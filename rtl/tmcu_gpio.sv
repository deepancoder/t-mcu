==> flow/design.v <==
parameter logic [31:0] ROM_BASE_ADDR   = 32'h00000000;
parameter logic [31:0] SRAM_BASE_ADDR  = 32'h00008000;
parameter logic [31:0] UART_BASE_ADDR  = 32'h40000000;
parameter logic [31:0] GPIO_BASE_ADDR  = 32'h40001000;
parameter logic [31:0] SPI_BASE_ADDR   = 32'h40002000;  
module tmcu_gpio (
    input  logic        clk,
    input  logic        rst_n,
    input  logic        psel,
    input  logic        penable,
    input  logic        pwrite,
    input  logic [7:0]  paddr,
    input  logic [31:0] pwdata,
    output logic [31:0] prdata,
    output logic        pready,
    inout  wire  [31:0] gpio_pins
);
    logic [31:0] gpio_out;   
    logic [31:0] gpio_dir;   
    genvar i;
    generate
        for (i = 0; i < 32; i = i + 1) begin : gpio_tristate
            assign gpio_pins[i] = gpio_dir[i] ? 1'bz : gpio_out[i];  
        end
    endgenerate
    always_ff @(posedge clk or negedge rst_n) begin
    if (!rst_n) begin
        prdata   <= 0;
        pready   <= 0;
        gpio_out <= 0;
        gpio_dir <= 0;
    end else if (psel && penable) begin
        pready <= 1;  
        if (pwrite) begin
            case (paddr[3:0])
                4'h0: gpio_out <= pwdata;   
                4'h4: gpio_dir <= pwdata;   
                default: ;
            endcase
        end else begin
            case (paddr[3:0])
                4'h0: prdata <= gpio_pins;  
                4'h4: prdata <= gpio_dir;   
                default: prdata <= 32'h0;
            endcase
        end
    end else begin
        pready <= 0;  
    end
end
endmodule
Tool chain data of tmcu_gpio

The steps from the RTL of tmcu_gpio to its reports follow in flow order.
Lines are those of the file above, counted from 1.
Cell names lack the library's common part.
Not given: --

Top module: tmcu_gpio
Clock port: clk
Cell library: sky130hd
Corner: tt_025C_1v80

Word level

Yosys after proc, flatten, opt, wreduce and memory -nomap, before mapping. Enables and synchronous resets that opt folds into registers are not counted as muxes. Memory bits, and registers merged into a memory's read port (data or address), are not among the register bits. Print and check cells are not counted. Equal cells are merged and count once.

Add/subtract/negate cells: 0
Multiply operators: 0
Div/mod/pow operators: 0
$lt $le $gt $ge: 0
Equality and inequality tests: 1
Shift operators: 0
Mux-type cells: 34
Bitwise logic cells: 1
Reductions and logical operators: 5

Operators by type and width:

| cell                                                     | count |
| 32-bit parallel mux with 2-bit select                    | 1 |
| 1-bit two-way mux                                        | 33 |
| 3-bit AND reduction                                      | 2 |
| 4-bit by 3-bit == test with 1-bit output with constant B | 1 |
| 4-bit zero test                                          | 1 |
| 2-bit AND reduction                                      | 1 |
| 1-bit logical AND                                        | 1 |
| 1-bit inverter                                           | 1 |

Bits in registers: 97
Latch bits: 0
RAM bits: 0
ROM bits: 0
Word width x clocked read ports: 0
Memory cells: 0
Input port bits: 45
Output and inout bits: 65
Word-level cells: 45

Depth

Yosys ltp: most cells in a row. Word level: on the elaborated netlist, between registers, memories and ports. Mapped: between sequential cells and ports; inverters and the memories' decode and read muxes count.

Word-level depth: 2
ABC_AREA: 0
Gate-level depth with buffers: 5
Depth with buffers taken out: 3

Synthesis result

Source: synth_stat.txt of the flow (Yosys; design flattened, memories mapped). It holds for the ABC_AREA given above (unset counts as 0); a run with the other value may have another netlist.

Cells in the netlist: 281
Cell area after synthesis: 0.0039338 mm^2
Flip-flop cells: 97

Cell types:

| cell type | count |
| dfrtp_1   | 97 |
| mux2_2    | 60 |
| mux2i_1   | 32 |
| o21ai_0   | 31 |
| nand2_1   | 32 |
| buf_6     | 6 |
| mux2_1    | 4 |
| nor3_4    | 2 |
| clkbuf_2  | 3 |
| buf_1     | 3 |
| clkbuf_1  | 3 |
| or3_4     | 1 |
| nand3b_1  | 1 |
| o31ai_1   | 1 |
| and2_1    | 1 |
| or2_2     | 1 |
| buf_2     | 1 |
| nand3_1   | 1 |
| inv_1     | 1 |

Path before layout

Source: OpenSTA report_checks on the synthesized netlist (no wires, ideal clock, input and output delay 20% of the period each), path of least setup slack; recovery checks are left aside. Register names are those of the netlist, which keeps one name where synthesis merged equal registers.

Path type: input to register
Start: input port paddr[1]
End: register (name not given)
Clock period: 1.81 ns
External input delay: 0.362 ns
Library setup time: 0.125 ns
Launch time at the first pin: 0.362 ns
Arrival: 1.560 ns
Required time: 1.685 ns
Setup slack: 0.125 ns
Path delay: 1.323 ns
Driving pins on the path: 4
Period reached after synthesis: 1.685 ns

"path delay" is the arrival time less input delay plus setup time.
"driving pins on the path" counts driving pins, that of a launching flip-flop among them; a cell with two outputs on the path counts twice.
"period reached after synthesis" is the clock period less the worst setup slack; recovery checks do not enter. This is arithmetic on one report: input and output delays are still those of the set period (20% each).

Path through: or3_4 nor3_4 buf_6 mux2_2

Ends and longest elaborated chain, after synthesis:

| item            | line | text |
| start, declared | 12   | `input  logic [7:0]  paddr,` |

Chain of elaborated cells between the ends: none given.

Timing after layout

Path of least setup slack in the final report of record 1 (OpenROAD, finished layout, wires in). Where an end is a register, its clock arrival counts in the times.

Path type: input to register
Start: input port paddr[1]
End: register (name not given)
Clock period: 2.47 ns
External input delay: 0.49 ns
Library setup time: 0.11 ns
Launch time at the first pin: 0.49 ns
Arrival: 2.19 ns
Required time: 2.71 ns
Setup slack: 0.52 ns
Driving pins on the path: 5

Path through: clkdlybuf4s50_1 or3_4 nor3_4 buf_4 mux2_2

Ends and longest elaborated chain, post-layout:

| item            | line | text |
| start, declared | 12   | `input  logic [7:0]  paddr,` |

Chain of elaborated cells between the ends: none given.

Hand-over note for tmcu_gpio

Settings and measured results of 2 stored flow runs for module tmcu_gpio (sky130hd), not sorted in any way. The constraints put input and output delay at 20% of the set period each and load the outputs with 0.01 pF.
"achieved period": clock period set for the run, less the worst setup slack. It is reckoned from that one timing run; input and output delays stay at 20% of the period that was set.
"critical setup path time": the worst setup path's part of the clock period (all of it between registers, 20% less for each end at a port) less its slack. A launch clock that arrives late makes it longer, a capture clock that arrives late makes it shorter.
"total power of the final layout": no workload was simulated; the value follows from the tool's default switching activity.
Settings: . = not set for that run.

| name                                                     | record 1          | record 2          |
| period_ns                                                | 2.47              | 1.85              |
| CAP_MARGIN                                               | 20                | 40                |
| CORE_MARGIN                                              | 2                 | 2                 |
| CORE_UTILIZATION                                         | 40                | 30                |
| SLEW_MARGIN                                              | 20                | 40                |
| PLACE_DENSITY_LB_ADDON                                   | .                 | 0.09              |
| CELL_PAD_IN_SITES_GLOBAL_PLACEMENT                       | .                 | 1                 |
| CELL_PAD_IN_SITES_DETAIL_PLACEMENT                       | .                 | 1                 |
| TNS_END_PERCENT                                          | .                 | 30                |
| GPL_ROUTABILITY_DRIVEN                                   | .                 | 1                 |
| mapped cell area after synthesis (mm^2)                  | 0.0039338         | 0.0039338         |
| achieved period (ns)                                     | 1.952             | 1.860             |
| area of the standard cells in the finished layout (mm^2) | 0.0050511         | 0.0053639         |
| critical setup path time (ns)                            | 1.46              | 1.49              |
| class of the worst setup path                            | input to register | input to register |
| post-route setup TNS (ns)                                | 0.000             | -0.054            |
| worst slack on setup checks (ns)                         | 0.518             | -0.010            |
| final utilization (%)                                    | 52.4              | 42.2              |
| area inside the die boundary (mm^2)                      | 0.010644          | 0.0140446         |
| total power of the final layout (W)                      | 0.003352          | 0.004717          |

End of note.
