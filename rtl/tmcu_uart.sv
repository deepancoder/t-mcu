==> flow/design.v <==
parameter logic [31:0] ROM_BASE_ADDR   = 32'h00000000;
parameter logic [31:0] SRAM_BASE_ADDR  = 32'h00008000;
parameter logic [31:0] UART_BASE_ADDR  = 32'h40000000;
parameter logic [31:0] GPIO_BASE_ADDR  = 32'h40001000;
parameter logic [31:0] SPI_BASE_ADDR   = 32'h40002000;  
module tmcu_uart (
    input  logic       clk,
    input  logic       rst_n,
    input  logic       psel,
    input  logic       penable,
    input  logic       pwrite,
    input  logic [31:0] paddr,
    input  logic [31:0] pwdata,
    output logic [31:0] prdata,
    output logic        pready,
    input  logic       rx,
    output logic       tx
);
    logic [7:0] tx_data;
    logic       tx_start;
    logic       tx_busy;
    logic [7:0] rx_data;
    logic       rx_valid;
    logic       uart_enable;
    logic [15:0] baud_divider;
    always_ff @(posedge clk or negedge rst_n) begin
        if (!rst_n) begin
            prdata <= 0;
        end else if (psel && !pwrite) begin
            case (paddr[3:0])
                4'h0: prdata <= {24'b0, tx_data};         
                4'h4: prdata <= {24'b0, rx_data};         
                4'h8: prdata <= {30'b0, rx_valid, tx_busy};  
                4'hC: prdata <= {15'b0, uart_enable, baud_divider};  
                default: prdata <= 32'h0;
            endcase
        end
    end
    always_ff @(posedge clk or negedge rst_n) begin
        if (!rst_n) begin
            tx_start <= 0;
            uart_enable <= 0;
            baud_divider <= 16'd325;   
        end else if (psel && pwrite && penable) begin
            case (paddr[3:0])
                4'h0: begin
                    tx_data  <= pwdata[7:0];
                    tx_start <= 1'b1;
                end
                4'hC: begin
                    uart_enable <= pwdata[16];
                    baud_divider <= pwdata[15:0];
                end
            endcase
        end
    end
    uart_tx u_tx (
        .clk(clk),
        .rst_n(rst_n),
        .tx_start(tx_start),
        .tx_data(tx_data),
        .tx_busy(tx_busy),
        .tx(tx),
        .baud_div(baud_divider)
    );
    uart_rx u_rx (
        .clk(clk),
        .rst_n(rst_n),
        .rx(rx),
        .rx_valid(rx_valid),
        .rx_data(rx_data),
        .baud_div(baud_divider)
    );
endmodule
module uart_rx (
    input  logic       clk,
    input  logic       rst_n,
    input  logic       rx,
    output logic       rx_valid,
    output logic [7:0] rx_data,
    input  logic [15:0] baud_div
);
    logic [7:0] shift_reg;
    logic [3:0] bit_count;
    logic [15:0] baud_count;
    logic receiving;
    always_ff @(posedge clk or negedge rst_n) begin
        if (!rst_n) begin
            receiving <= 0;
            bit_count <= 0;
            baud_count <= 0;
            rx_valid <= 0;
        end else if (!receiving && !rx) begin  
            receiving <= 1;
            bit_count <= 0;
            baud_count <= baud_div >> 1;  
        end else if (receiving) begin
            if (baud_count == baud_div) begin
                shift_reg <= {rx, shift_reg[7:1]};
                bit_count <= bit_count + 1;
                baud_count <= 0;
                if (bit_count == 9) begin
                    rx_valid <= 1;
                    rx_data <= shift_reg;
                    receiving <= 0;
                end
            end else begin
                baud_count <= baud_count + 1;
            end
        end
    end
endmodule
module uart_tx (
    input  logic       clk,
    input  logic       rst_n,
    input  logic       tx_start,
    input  logic [7:0] tx_data,
    output logic       tx_busy,
    output logic       tx,
    input  logic [15:0] baud_div
);
    logic [9:0] shift_reg;
    logic [3:0] bit_count;
    logic [15:0] baud_count;
    logic sending;
    always_ff @(posedge clk or negedge rst_n) begin
        if (!rst_n) begin
            sending <= 0;
            bit_count <= 0;
            baud_count <= 0;
            tx <= 1;  
        end else if (tx_start && !sending) begin
            shift_reg <= {1'b1, tx_data, 1'b0};  
            sending <= 1;
            bit_count <= 0;
            baud_count <= 0;
        end else if (sending) begin
            if (baud_count == baud_div) begin
                tx <= shift_reg[0];
                shift_reg <= shift_reg >> 1;
                bit_count <= bit_count + 1;
                baud_count <= 0;
                if (bit_count == 9) sending <= 0;
            end else begin
                baud_count <= baud_count + 1;
            end
        end
    end
    assign tx_busy = sending;
endmodule
Reports on tmcu_uart
What the tools print for tmcu_uart, step after step.
Lines are those of the file above, counted from 1.
A cell with n/a has no value.
- design top: tmcu_uart
- clock: clk
- library: sky130hd
- corner: tt_025C_1v80

After elaboration
Yosys after proc, flatten, opt, wreduce and memory -nomap, before mapping. Memory bits, and registers merged into a memory's read port (data or address), are not among the register bits. Print and check cells are not counted. Equal cells are merged and count once.
- noted register bits: 128
- noted input bits: 70
- output and inout bits: 34
- noted elaborated cells: 78
- noted $add $sub $neg: 4
- equal/unequal tests at 7
- muxes and demuxes at 24
- noted bitwise operators: 2
- reduce/logical cells at 24
- operator list (operator ; number):
    16-bit two-way mux ; 6
    17-bit parallel mux with 4-bit select ; 1
    16-bit by 1-bit adder with 16-bit output with constant B ; 2
    16-bit equality test ; 2
    4-bit two-way mux ; 6
    10-bit two-way mux ; 2
    4-bit equality test with constant B ; 4
    3-bit AND reduction ; 3
    9-bit two-way mux ; 1
    2-bit AND reduction ; 4
    2-bit nonzero test ; 4
    4-bit by 1-bit adder with 4-bit output with constant B ; 2
    4-bit AND reduction ; 2
    1-bit two-way mux ; 8
    1-bit logical AND ; 5
    5-bit AND reduction ; 1
    1-bit zero test ; 4
    4-bit by 3-bit equality test with 1-bit output with constant B ; 1
    4-bit zero test ; 1
    1-bit NOT ; 2

Logic depth
Longest topological path by Yosys (ltp), each cell counted once; first at word level (registers and memories cut), then after technology mapping (sequential cells cut; the memories' decode and read muxes count).
- depth in word-level cells at 5
- ABC_AREA: 0
- noted gate-level depth with buffers: 8
- mapped depth without buffers: 6

After synthesis
The flow's flattened synthesis, as Yosys stat reports it; memories are mapped. The netlist is that of the ABC_AREA named above (0 if unset); the other value can give another one.
The area totals of this step are shown rounded.
- noted cell count: 489
- noted synthesis area: 5650 µm²
- sequential area at 3000 µm²
- flip-flop cells at 113
- noted buffers: 46
- cells by type (cell ; number ; area in all (µm²)):
    sky130_fd_sc_hd__dfrtp_1 ; 74 ; 1.85E+03
    sky130_fd_sc_hd__edfxtp_1 ; 34 ; 1.02E+03
    sky130_fd_sc_hd__xor2_1 ; 41 ; 359.094
    sky130_fd_sc_hd__mux2i_1 ; 20 ; 200.192
    sky130_fd_sc_hd__mux2_2 ; 15 ; 168.912
    sky130_fd_sc_hd__xnor2_1 ; 19 ; 166.41
    sky130_fd_sc_hd__nand3_1 ; 33 ; 165.158
    sky130_fd_sc_hd__a22o_1 ; 18 ; 157.651
    sky130_fd_sc_hd__dfstp_2 ; 5 ; 131.376
    sky130_fd_sc_hd__nand2_1 ; 35 ; 131.376
    sky130_fd_sc_hd__buf_4 ; 17 ; 127.622
    sky130_fd_sc_hd__o21ai_0 ; 25 ; 125.12
    sky130_fd_sc_hd__mux2_1 ; 10 ; 112.608
    sky130_fd_sc_hd__a32o_1 ; 8 ; 80.077
    sky130_fd_sc_hd__ha_1 ; 6 ; 75.072
    sky130_fd_sc_hd__clkbuf_1 ; 15 ; 56.304
    sky130_fd_sc_hd__nor3_1 ; 11 ; 55.053
    sky130_fd_sc_hd__nor2_1 ; 14 ; 52.55
Other cell types: 34; their cells: 89.
By module: a second synthesis without flattening, with its own total; a netlist apart from the flattened one above.
- noted cells (unflattened synthesis): 501
- area (unflattened synthesis): 5700 µm²
Each row is one instance without its submodules.
- by module (module ; instances ; cells ; area (µm²) ; sequential area (µm²)):
    uart_rx ; 1 ; 179 ; 1970 ; 1030
    tmcu_uart ; 1 ; 155 ; 1970 ; 1120
    uart_tx ; 1 ; 167 ; 1760 ; 852

Worst setup path after synthesis
Source: OpenSTA report_checks on the synthesized netlist (no wires, ideal clock, input and output delay 20% of the period each), path of least setup slack; recovery checks are left aside. Register names are those of the netlist, which keeps one name where synthesis merged equal registers.
- path type: register to register
- start: register u_rx.baud_count[8]
- end: register u_rx.rx_data[0]
- clock period at 2.33 ns
- setup time: 0.383 ns
- launch time at the first pin at 0.000 ns
- arrival at 2.082 ns
- data required time at 1.947 ns
- slack at -0.136 ns
- noted delay of the path: 2.465 ns
- stages on the path at 7
- noted path buffers: 2
- noted synthesis period reached: 2.466 ns
"delay of the path" is the arrival time less input delay plus setup time.
"stages on the path": output pins that drive a net of the path, with the launching flip-flop's if there is one; two outputs of one cell count as two.
"synthesis period reached" = period - worst setup slack (recovery checks aside). The figure is calculated, with input and output delays left at 20% of the set period.
The rows between start and end are the longest chain of elaborated cells between them; the timing report does not say that the signal goes this way. Where chains are equally long, one stands for them.
A line is the first line of the expression or statement that the cell stems from. Yosys adds cells for indexed reads and writes and turns some case tables into memories.
A register here has more assigning lines than the two given.
- cell sequence: sky130_fd_sc_hd__dfrtp_1 sky130_fd_sc_hd__clkbuf_1 sky130_fd_sc_hd__xor2_1 sky130_fd_sc_hd__nor4_1 sky130_fd_sc_hd__nand4_1 sky130_fd_sc_hd__clkbuf_1 sky130_fd_sc_hd__nor3_1
- length of the longest elaborated chain at 2
- elaborated cells between the ends (all ways) at 2
- source lines of those cells at 1
- those cells by class: eq/ne: 1; reduce/logical: 1
- ends and longest elaborated chain, post-synthesis (what ; RTL line ; text):
    start: declaration ; 85 ; logic [15:0] baud_count;
    start: assignment ; 96 ; baud_count <= baud_div >> 1;
    start: assignment ; 108 ; baud_count <= baud_count + 1;
    16-bit equality test ; 98 ; if (baud_count == baud_div) begin
    5-bit AND reduction ; n/a ;
    end: assignment ; 104 ; rx_data <= shift_reg;
    end: declaration ; 80 ; output logic [7:0] rx_data,

Path in the finished layout
From the final timing report of job 1: the path of least setup slack in the routed layout; clock arrival at registers is part of the times.
- path type: register to register
- start: register baud_divider[0]
- end: register u_tx.shift_reg[4]
- clock period at 2.22 ns
- setup time: 0.28 ns
- launch time at the first pin at 0.42 ns
- arrival at 2.23 ns
- data required time at 2.36 ns
- slack at 0.13 ns
- stages on the path at 7
- noted path buffers: 1
The rows between start and end are the longest chain of elaborated cells between them; the timing report does not say that the signal goes this way. Where chains are equally long, one stands for them.
Only ways into the end's enable, where the timed path ends, are counted here.
- cell sequence: sky130_fd_sc_hd__dfstp_2 sky130_fd_sc_hd__xor2_1 sky130_fd_sc_hd__nor4_1 sky130_fd_sc_hd__nand4_2 sky130_fd_sc_hd__or2_1 sky130_fd_sc_hd__a21oi_2 sky130_fd_sc_hd__buf_12
- length of the longest elaborated chain at 3
- elaborated cells between the ends (all ways) at 3
- source lines of those cells at 1
- those cells by class: eq/ne: 1; reduce/logical: 2
- ends and longest elaborated chain, after layout (what ; RTL line ; text):
    start: declaration ; 25 ; logic [15:0] baud_divider;
    start: assignment ; 43 ; baud_divider <= 16'd325;
    start: assignment ; 52 ; baud_divider <= pwdata[15:0];
    16-bit equality test ; 138 ; if (baud_count == baud_div) begin
    2-bit nonzero test ; n/a ;
    3-bit AND reduction ; n/a ;
    end: assignment ; 133 ; shift_reg <= {1'b1, tx_data, 1'b0};
    end: assignment ; 140 ; shift_reg <= shift_reg >> 1;
    end: declaration ; 122 ; logic [9:0] shift_reg;

--- measured runs ---
Record of 2 stored runs of the RTL-to-layout flow on tmcu_uart, platform sky130hd. The runs are unordered. Constraints: input delay and output delay 20% of the set period each, output load 0.01 pF.
"achieved clock period" is the run's clock period less its worst setup slack. It is reckoned from that one timing run; input and output delays stay at 20% of the period that was set.
By "time used up by the worst setup path" is meant the share of the clock period that the worst setup path is allowed (20% is reserved at inputs, 20% at outputs), minus its slack. Clock arrival times at its registers enter into it.
By "total power after layout" is meant OpenSTA's value without simulated activity: inputs other than the clock are taken to toggle once in ten clock periods, and the tool carries that through the logic.
Values from the reports are rounded here.

Job 1
Settings were period_ns = 2.22; CAP_MARGIN = 20; CORE_MARGIN = 2; CORE_UTILIZATION = 40; SLEW_MARGIN = 20
- synthesized cell area: 5650 µm²
- noted the die area: 15100 µm²
- standard-cell area after layout: 7100 µm²
- setup slack of the critical path: 0.130 ns
- total power after layout at 6.93 mW
- achieved clock period at 2.090 ns
- time used up by the worst setup path: 2.09 ns
- type of the worst setup path: register to register

Job 2
Settings were period_ns = 3.91; CORE_UTILIZATION = 18; SETUP_SLACK_MARGIN = 0.13; PLACE_DENSITY = 0.63; HOLD_SLACK_MARGIN = -0.05; CORE_ASPECT_RATIO = 1.66; ABC_AREA = 1; GPL_ROUTABILITY_DRIVEN = 0; CTS_CLUSTER_SIZE = 29; CTS_CLUSTER_DIAMETER = 324; CAP_MARGIN = 20; CORE_MARGIN = 2; SLEW_MARGIN = 20
- synthesized cell area: 5860 µm²
- noted the die area: 34000 µm²
- standard-cell area after layout: 7280 µm²
- setup slack of the critical path: 1.42 ns
- total power after layout at 3.55 mW
- achieved clock period at 2.487 ns
- time used up by the worst setup path: 2.49 ns
- type of the worst setup path: register to register
--- end ---
